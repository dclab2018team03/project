==> flow/design.v <==
module AudioBus (
    input i_clk,
    input i_rst,
    output logic from_adc_left_channel_ready,
    input  logic [15:0] from_adc_left_channel_data,
    input  logic from_adc_left_channel_valid,
    output logic from_adc_right_channel_ready,
    input  logic [15:0] from_adc_right_channel_data,
    input  logic from_adc_right_channel_valid,
    output logic [15:0] to_dac_left_channel_data,
    output logic to_dac_left_channel_valid,
    input  logic to_dac_left_channel_ready,
    output logic [15:0] to_dac_right_channel_data,
    output logic to_dac_right_channel_valid,
    input  logic to_dac_right_channel_ready,
    input  logic record_audio_ready,
    output logic [31:0] record_audio_data,
    output logic record_audio_valid,
    input  logic play_audio_valid,
    input  logic [31:0] play_audio_data,
    output logic play_audio_ready,
    output [1:0] debug
);
    logic to_left_valid, to_right_valid, n_to_left_valid, n_to_right_valid;
    assign to_dac_left_channel_valid = to_left_valid;
    assign to_dac_right_channel_valid = to_right_valid;
    assign to_dac_left_channel_data = play_audio_data[31:16];
    assign to_dac_right_channel_data = play_audio_data[15:0];
    logic from_left_ready, from_right_ready, n_from_left_ready, n_from_right_ready;
    logic [31:0] audio_data, n_audio_data;
    assign from_adc_left_channel_ready = from_left_ready;
    assign from_adc_right_channel_ready = from_right_ready;
    assign record_audio_data = audio_data;
    assign debug = state;
    logic [1:0] state, n_state;
    localparam IDLE = 2'b00;
    localparam PLAY = 2'b01;
    localparam REC  = 2'b10;
    always_ff @(posedge i_clk or posedge i_rst) begin
        if (i_rst) begin
            state <= IDLE;
            to_left_valid <= 0;
            to_right_valid <= 0;
            from_left_ready <= 0;
            from_right_ready <= 0;
            audio_data <= 0;
        end else begin
            state <= n_state;
            to_left_valid <= n_to_left_valid;
            to_right_valid <= n_to_right_valid;
            from_left_ready <= n_from_left_ready;
            from_right_ready <= n_from_right_ready;
            audio_data <= n_audio_data;
        end
    end
    always_comb begin
        n_state = state;
        n_to_left_valid = to_left_valid;
        n_to_right_valid = to_right_valid;
        n_from_left_ready = from_left_ready;
        n_from_right_ready = from_right_ready;
        n_audio_data = audio_data;
        play_audio_ready = 0;
        record_audio_valid = 0;
        case(state)
            IDLE: begin
                if (play_audio_valid) begin
                    n_to_left_valid = 1;
                    n_to_right_valid = 1;
                    n_state = PLAY;
                end
                if (record_audio_ready) begin
                    n_from_left_ready = 1;
                    n_from_right_ready = 1;
                    n_state = REC;
                end
            end
            PLAY: begin
                if (to_dac_left_channel_ready) begin
                    n_to_left_valid = 0;
                end
                if (to_dac_right_channel_ready) begin
                    n_to_right_valid = 0;
                end
                if (!to_left_valid && !to_right_valid) begin
                    play_audio_ready = 1;
                    n_state = IDLE;
                end
                if (!play_audio_valid) begin
                    n_state = IDLE;
                    n_to_left_valid = 0;
				    n_to_right_valid = 0;
                end
            end
            REC: begin
                if (from_adc_left_channel_valid) begin
                    n_audio_data[31:16] = from_adc_left_channel_data;
                    n_from_left_ready = 0;
                end
                if (from_adc_right_channel_valid) begin
                    n_audio_data[15:0] = from_adc_right_channel_data;
                    n_from_right_ready = 0;
                end
                if (!from_left_ready && !from_right_ready) begin
                    record_audio_valid = 1;
                    n_state = IDLE;
                end
                if (!record_audio_ready) begin
                    n_state = IDLE;
                    n_from_left_ready = 0;
				    n_from_right_ready = 0;
                end
            end
            default: n_state = state;
        endcase
    end
endmodule
# == From RTL to reports: AudioBus ==
# Tool output for the design above, in the order of the flow.
# Line numbers count from 1 in the design file above.
# Library cell names are shortened.
# Not given: -
# inputs
top_module,AudioBus
clk_port,i_clk
library,sky130hd
lib_corner,tt_025C_1v80

# == After elaboration ==
# Yosys after proc, flatten, opt, wreduce and memory -nomap, before mapping. Memory bits, and registers merged into a memory's read port (data or address), are not among the register bits. Print and check cells are not counted. Equal cells are merged and count once.
# bits
regBits,38
inputBits,72
out_inout_bits,72
word_cells,60
# op_classes
n_eq,11
muxes,25
reduce_and_logical,17
# op_table
cell,n
3-bit != test with constant B,7
1-bit 2-to-1 mux,14
3-bit AND reduction,4
2-bit 2-to-1 mux,6
1-bit case mux with 2-bit select,4
2-bit case mux with 3-bit select,1
1-bit logical NOT,4
2-bit != test with constant B,2
2-bit AND reduction,2
2-bit nonzero test,2
4-bit AND reduction,1
3-bit nonzero test,1
1-bit logical AND,2
2-bit by 1-bit == test with 1-bit output with constant B,1
2-bit == test with constant B,1
2-bit logical NOT,1

# == Logic depth ==
# Yosys ltp: most cells in a row. Word level: on the elaborated netlist, between registers, memories and ports. Mapped: between sequential cells and ports; inverters and the memories' decode and read muxes count.
# depth
depth_word,5
abc_area,0
mapped_depth,5
mapped_depth_nobuf,5

# == Synthesis result ==
# Source: synth_stat.txt of the flow (Yosys; design flattened, memories mapped). It holds for the ABC_AREA given above (unset counts as 0); a run with the other value may have another netlist.
# mapped
cell_count,141
area_um2,1834.3
seqArea_um2,950.9
ffs,38
buffers,34
# by_type
cell,n,type_area_um2
dfrtp_1,38,950.912
mux2_2,32,360.346
buf_4,32,240.23
ha_1,4,50.048
o21ai_0,8,40.038
a2111oi_4,1,27.526
inv_1,6,22.522
o211a_1,2,20.019
a22o_1,2,17.517
mux2_4,1,15.014
nor2b_1,2,12.512
a21oi_1,2,10.01
buf_2,2,10.01
mux2i_1,1,10.01
nor2b_2,1,8.758
nand2_1,2,7.507
nor3b_1,1,7.507
or2b_1,1,7.507
# Other cell types: 3; their cells: 3.

# == Path before layout ==
# OpenSTA on the mapped netlist: ideal clock, no wires. The path of least setup slack (recovery checks aside). Input and output delay are each 20% of the period. Register names are those of the netlist, which keeps one name where synthesis merged equal registers.
# synth_timing
path_kind,reg2reg
start,register state[0]
end,register state[0]
clock_period_ns,2.11
setup_ns,0.125
launch_ns,0.000
arrival_ns,1.633
required_time_ns,1.985
path_slack_ns,0.352
path_delay_ns,1.758
stages,6
n_path_buf,0
period_less_setup_slack_ns,1.758
# "path_delay_ns" = arrival - input delay + setup time.
# "stages": output pins that drive a net of the path, with the launching flip-flop's if there is one; two outputs of one cell count as two.
# "period_less_setup_slack_ns" is the clock period less the worst setup slack; recovery checks do not enter. This is arithmetic on one report: input and output delays are still those of the set period (20% each).
# The rows between start and end are the longest chain of elaborated cells between them; the timing report does not say that the signal goes this way. Where chains are equally long, one stands for them.
# Each line given opens the expression or statement behind the cell; cells for indexed reads and writes are added by Yosys, which also makes memories of some case tables.
# synth_via
cell_sequence,dfrtp_1 > inv_1 > ha_1 > nor2b_2 > a2111oi_4 > mux2_4
elab_chain_len,3
cells_between,9
cone_lines,1
classes_between,5 x eq/ne; 1 x mux; 3 x reduce/logical
# synth_lines
element,line_no,rtl
"start, declared",35,"logic [1:0] state, n_state;"
"start, assigned",41,state <= IDLE;
"start, assigned",48,state <= n_state;
2-bit logical NOT,65,case(state)
3-bit nonzero test,-,
4-bit AND reduction,-,
"end, assigned",41,
"end, assigned",48,
"end, declared",35,

# == Worst path after layout ==
# Path of least setup slack in the final report of record 1 (OpenROAD, finished layout, wires in). Where an end is a register, its clock arrival counts in the times.
# layout_timing
path_kind,reg2out
start,register state[1]
end,output port play_audio_ready
clock_period_ns,2.25
output_delay_ns,0.45
launch_ns,0.28
arrival_ns,1.69
required_time_ns,1.80
path_slack_ns,0.11
stages,5
n_path_buf,1
# The rows between start and end are the longest chain of elaborated cells between them; the timing report does not say that the signal goes this way. Where chains are equally long, one stands for them.
# layout_via
cell_sequence,dfrtp_1 > inv_2 > ha_2 > and3_1 > clkdlybuf4s50_1
elab_chain_len,2
cells_between,2
cone_lines,1
classes_between,1 x eq/ne; 1 x mux
# layout_lines
element,line_no,rtl
"start, declared",35,"logic [1:0] state, n_state;"
"start, assigned",41,state <= IDLE;
"start, assigned",48,state <= n_state;
2-bit by 1-bit == test with 1-bit output,65,case(state)
1-bit 2-to-1 mux,65,
"end, declared",21,"output logic play_audio_ready,"

# Design AudioBus on sky130hd. What follows are 2 stored runs of the flow, each under its own settings; their order means nothing. The constraints put input and output delay at 20% of the set period each and load the outputs with 0.01 pF.
# "worst_path_time_ns" means the part of the period allowed to the worst setup path (the constraints hold back 20% at inputs and 20% at outputs) less its slack; where the path has registers, the arrival times of their clocks count too.
# "fin_power_mw": no workload was simulated; the value follows from the tool's default switching activity.
# Settings: . = not set for that run.
run name,period_ns,CORE_UTILIZATION,PLACE_DENSITY_LB_ADDON,TNS_END_PERCENT,GPL_ROUTABILITY_DRIVEN,CTS_CLUSTER_DIAMETER,CAP_MARGIN,MAX_ROUTING_LAYER,CORE_MARGIN,SLEW_MARGIN,SETUP_SLACK_MARGIN,CORE_ASPECT_RATIO,CELL_PAD_IN_SITES_DETAIL_PLACEMENT,ABC_AREA,CTS_CLUSTER_SIZE,synthArea_um2,dieArea_um2,stdcell_area_um2,finalUtil_pct,ws_setup_ns,fin_power_mw,worst_path_time_ns,worst_path_kind
record 1,2.25,37,0.02,70,0,383,35,met5,2,20,.,.,.,.,.,1834.3,5536.9,2580.0,54.3,0.106,3.310,1.69,reg2out
record 2,3.2,29,0.15,50,0,.,20,.,5,20,0.38,0.58,0,0,100,1834.3,8075.3,2563.7,41.2,0.726,2.296,1.83,reg2out
