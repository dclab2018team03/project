==> flow/design.v <==
module Debounce(
	input i_in,
	input i_clk,
	output o_debounced,
	output o_neg,
	output o_pos
);
	parameter CNT_N = 65535;
	localparam CNT_BIT = $clog2(CNT_N+1);
	logic o_debounced_r, o_debounced_w;
	logic [CNT_BIT-1:0] counter_r, counter_w;
	logic neg_r, neg_w, pos_r, pos_w;
	assign o_debounced = o_debounced_r;
	assign o_pos = pos_r;
	assign o_neg = neg_r;
	always_comb begin
		pos_w = ~o_debounced_r &  o_debounced_w;
		neg_w =  o_debounced_r & ~o_debounced_w;
		if (i_in != o_debounced_r) begin
			counter_w = counter_r - 1;
		end else begin
			counter_w = CNT_N;
		end
		if (counter_r == 0) begin
			o_debounced_w = ~o_debounced_r;
		end else begin
			o_debounced_w = o_debounced_r;
		end
	end
	always_ff @(posedge i_clk) begin
		o_debounced_r <= o_debounced_w;
		counter_r <= counter_w;
		neg_r <= neg_w;
		pos_r <= pos_w;
	end
endmodule
From RTL to reports: Debounce. What the tools print for Debounce, step after step. Line numbers count from 1 in the design file above. Cell names lack the library's common part. Not given: n/a

Top: Debounce. Clock port: i_clk. Cell library: sky130hd. Corner: tt_025C_1v80.

Word-level counts. Counts by Yosys on the flattened word-level netlist (proc, flatten, opt, wreduce; memories kept). Register bits leave out memories and registers merged into their read ports (data or address); mux counts leave out enables and synchronous resets folded into registers. Print and check cells are left out. Cells with the same type and inputs are merged into one.

Under reduce/logical cells stands 1. The entry for add/sub/neg operators reads 1. Under mux-type cells stands 1. The entry for bitwise logic cells reads 4. The entry for equal/unequal tests reads 1.

Operators by type and width (count): subtractor 16 x 1 -> 16 bit (second input constant) (1); logical NOT 16 bit (1); AND 1 bit (2); inverter 1 bit (2); != test 1 bit (1); two-way mux 1 bit (1).

For input bits the number is 2. Under register bits after elaboration stands 19. Output and inout bits: 3.

Logic depth. Yosys ltp: most cells in a row. Word level: on the elaborated netlist, between registers, memories and ports. Mapped: between sequential cells and ports; inverters and the memories' decode and read muxes count.

The figure for word-level depth is 4. Under ABC_AREA stands 1. The figure for mapped depth is 8. Gate-level depth less buffers: 8.

Mapped cells and area. Yosys stat after the flow's synthesis: flattened, memories mapped to cells. It holds for the ABC_AREA given above (unset counts as 0); a run with the other value may have another netlist.

Sequential part of the area: 0.0003804 mm². The entry for chip area (Yosys) reads 0.0009084 mm². For mapped cells the number is 128. Under flip-flop cells stands 19.

Cell types (count): dfxtp_1 (19); nand2_1 (31); nand3_1 (17); nor2_1 (21); inv_1 (16); ha_1 (3); nor2_4 (3); o21ai_0 (6); nand2_2 (3); xnor2_2 (1); nor2_2 (2); buf_6 (1); a21oi_1 (2); nand3_2 (1); inv_2 (2).

Path before layout. Source: OpenSTA report_checks on the synthesized netlist (no wires, ideal clock, input and output delay 20% of the period each), path of least setup slack; recovery checks are left aside. Register names are those of the netlist, which keeps one name where synthesis merged equal registers.

Path type: reg2reg. Start: reg counter_r[0]. End: reg o_debounced_r. Under slack stands 0.598 ns. The figure for setup time is 0.056 ns. The entry for stages on the path reads 9. Under arrival time stands 1.266 ns. The entry for delay of the path reads 1.322 ns. Under period stands 1.92 ns. For synthesis period reached the number is 1.322 ns.

"delay of the path" = arrival - input delay + setup time. "stages on the path" counts driving pins, that of a launching flip-flop among them; a cell with two outputs on the path counts twice. "synthesis period reached" = period - worst setup slack (recovery checks aside). The figure is calculated, with input and output delays left at 20% of the set period. Between the ends stands the longest chain of elaborated cells between them, by number of cells; it is not shown to be the way that was timed. Of several equally long chains one is given. A line is the first line of the expression or statement that the cell stems from. Yosys adds cells for indexed reads and writes and turns some case tables into memories.

Path through: dfxtp_1 -> inv_1 -> ha_1 -> nand2_2 -> nor2_4 -> nand3_2 -> nor2_1 -> ha_1 -> inv_1. Cells in the longest elaborated chain: 2. Elaborated cells between the ends (all ways): 2. Those cells by class: mux (1); reduce/logical (1).

Ends and longest elaborated chain, post-synthesis: start, declared (RTL line 11) `logic [CNT_BIT-1:0] counter_r, counter_w;`; start, assigned (RTL line 32) `counter_r <= counter_w;`; logical NOT 16 bit (RTL line 24) `if (counter_r == 0) begin`; two-way mux 1 bit (RTL line 24); end, assigned (RTL line 31) `o_debounced_r <= o_debounced_w;`; end, declared (RTL line 10) `logic o_debounced_r, o_debounced_w;`.

Worst path after layout. Path of least setup slack in the final report of run 1 (OpenROAD, finished layout, wires in). Where an end is a register, its clock arrival counts in the times.

Path type: reg2reg. Start: reg counter_r[0]. End: reg o_debounced_r. Under period stands 1.51 ns. Under arrival time stands 1.61 ns. The figure for setup time is 0.05 ns. The entry for stages on the path reads 9. Under slack stands 0.10 ns.

Between the ends stands the longest chain of elaborated cells between them, by number of cells; it is not shown to be the way that was timed. Of several equally long chains one is given.

Path through: dfxtp_1 -> inv_2 -> ha_2 -> nand2_4 -> nor2_4 -> nand3_2 -> nor2_4 -> ha_1 -> inv_1. Cells in the longest elaborated chain: 2. Elaborated cells between the ends (all ways): 2. Those cells by class: mux (1); reduce/logical (1).

Ends and longest elaborated chain, after layout: start, declared (RTL line 11) `logic [CNT_BIT-1:0] counter_r, counter_w;`; start, assigned (RTL line 32) `counter_r <= counter_w;`; logical NOT 16 bit (RTL line 24) `if (counter_r == 0) begin`; two-way mux 1 bit (RTL line 24); end, assigned (RTL line 31) `o_debounced_r <= o_debounced_w;`; end, declared (RTL line 10) `logic o_debounced_r, o_debounced_w;`.

Design Debounce on sky130hd. What follows are 2 stored runs of the flow, each under its own settings; their order means nothing. The constraints put input and output delay at 20% of the set period each and load the outputs with 0.01 pF. "period achieved": clock period set for the run, less the worst setup slack. It is reckoned from that one timing run; input and output delays stay at 20% of the period that was set. "worst path time" = time allowed to the worst setup path (clock period - input delay - output delay, where it has them) - its slack; a late launch clock adds to it, a late capture clock takes from it. "overall power": no workload was simulated; the value follows from the tool's default switching activity.

Files of run 1:
==> flow/run.sh <==
#!/bin/bash
# the make line also repeats the synthesis and layout settings of config.mk as NAME=value (left out here)
make -C /OpenROAD-flow-scripts/flow DESIGN_CONFIG=/design/flow/config.mk WORK_HOME=/design/flow/orfs CLKGATE_MAP_FILE= finish
==> flow/config.mk <==
export PLATFORM = sky130hd
export DESIGN_NAME = Debounce
export DESIGN_NICKNAME = Debounce
export VERILOG_FILES = /design/flow/design.v
export SDC_FILE = /design/flow/constraint.sdc
export NUM_CORES = 4
export LEC_CHECK = 0
export ABC_AREA = 1
export CAP_MARGIN = 20
export CORE_ASPECT_RATIO = 1.97
export CORE_MARGIN = 8
export CORE_UTILIZATION = 41
export CTS_CLUSTER_SIZE = 68
export GPL_TIMING_DRIVEN = 0
export MAX_ROUTING_LAYER = met4
export PLACE_DENSITY_LB_ADDON = 0.07
export SLEW_MARGIN = 20
export TNS_END_PERCENT = 20
==> flow/constraint.sdc <==
create_clock -name core_clock -period 1.51 [get_ports {i_clk}]
set_input_delay 0.3020 -clock core_clock [delete_from_list [all_inputs] [get_ports {i_clk}]]
set_output_delay 0.3020 -clock core_clock [all_outputs]
set_load 0.01 [all_outputs]

Results of run 1. The netlist area reported by Yosys stands at 0.0009084 mm². The final setup TNS is 0.000 ns. The overall power reads 897.9 uW. For the post-route worst hold slack the run shows 0.433 ns. The worst setup slack after layout is 0.102 ns. The standard-cell area after layout comes to 0.0010523 mm². The measured die area is 0.0040651 mm². The post-route utilization reads 48.7 %. The measured period achieved is 1.408 ns. The worst path time stands at 1.41 ns. Type of the worst setup path: reg2reg.

Files of run 2:
==> flow/run.sh <==
#!/bin/bash
# the make line also repeats the synthesis and layout settings of config.mk as NAME=value (left out here)
make -C /OpenROAD-flow-scripts/flow DESIGN_CONFIG=/design/flow/config.mk WORK_HOME=/design/flow/orfs CLKGATE_MAP_FILE= finish
==> flow/config.mk <==
export PLATFORM = sky130hd
export DESIGN_NAME = Debounce
export DESIGN_NICKNAME = Debounce
export VERILOG_FILES = /design/flow/design.v
export SDC_FILE = /design/flow/constraint.sdc
export NUM_CORES = 4
export LEC_CHECK = 0
export CAP_MARGIN = 20
export CELL_PAD_IN_SITES_DETAIL_PLACEMENT = 2
export CELL_PAD_IN_SITES_GLOBAL_PLACEMENT = 2
export CORE_ASPECT_RATIO = 0.85
export CORE_MARGIN = 3
export CORE_UTILIZATION = 54
export CTS_CLUSTER_SIZE = 17
export PLACE_DENSITY_LB_ADDON = 0.2
export SETUP_SLACK_MARGIN = 0.11
export SLEW_MARGIN = 30
==> flow/constraint.sdc <==
create_clock -name core_clock -period 1.15 [get_ports {i_clk}]
set_input_delay 0.2300 -clock core_clock [delete_from_list [all_inputs] [get_ports {i_clk}]]
set_output_delay 0.2300 -clock core_clock [all_outputs]
set_load 0.01 [all_outputs]

Outcome of run 2: no final report: placement broke off with FLW-0024.
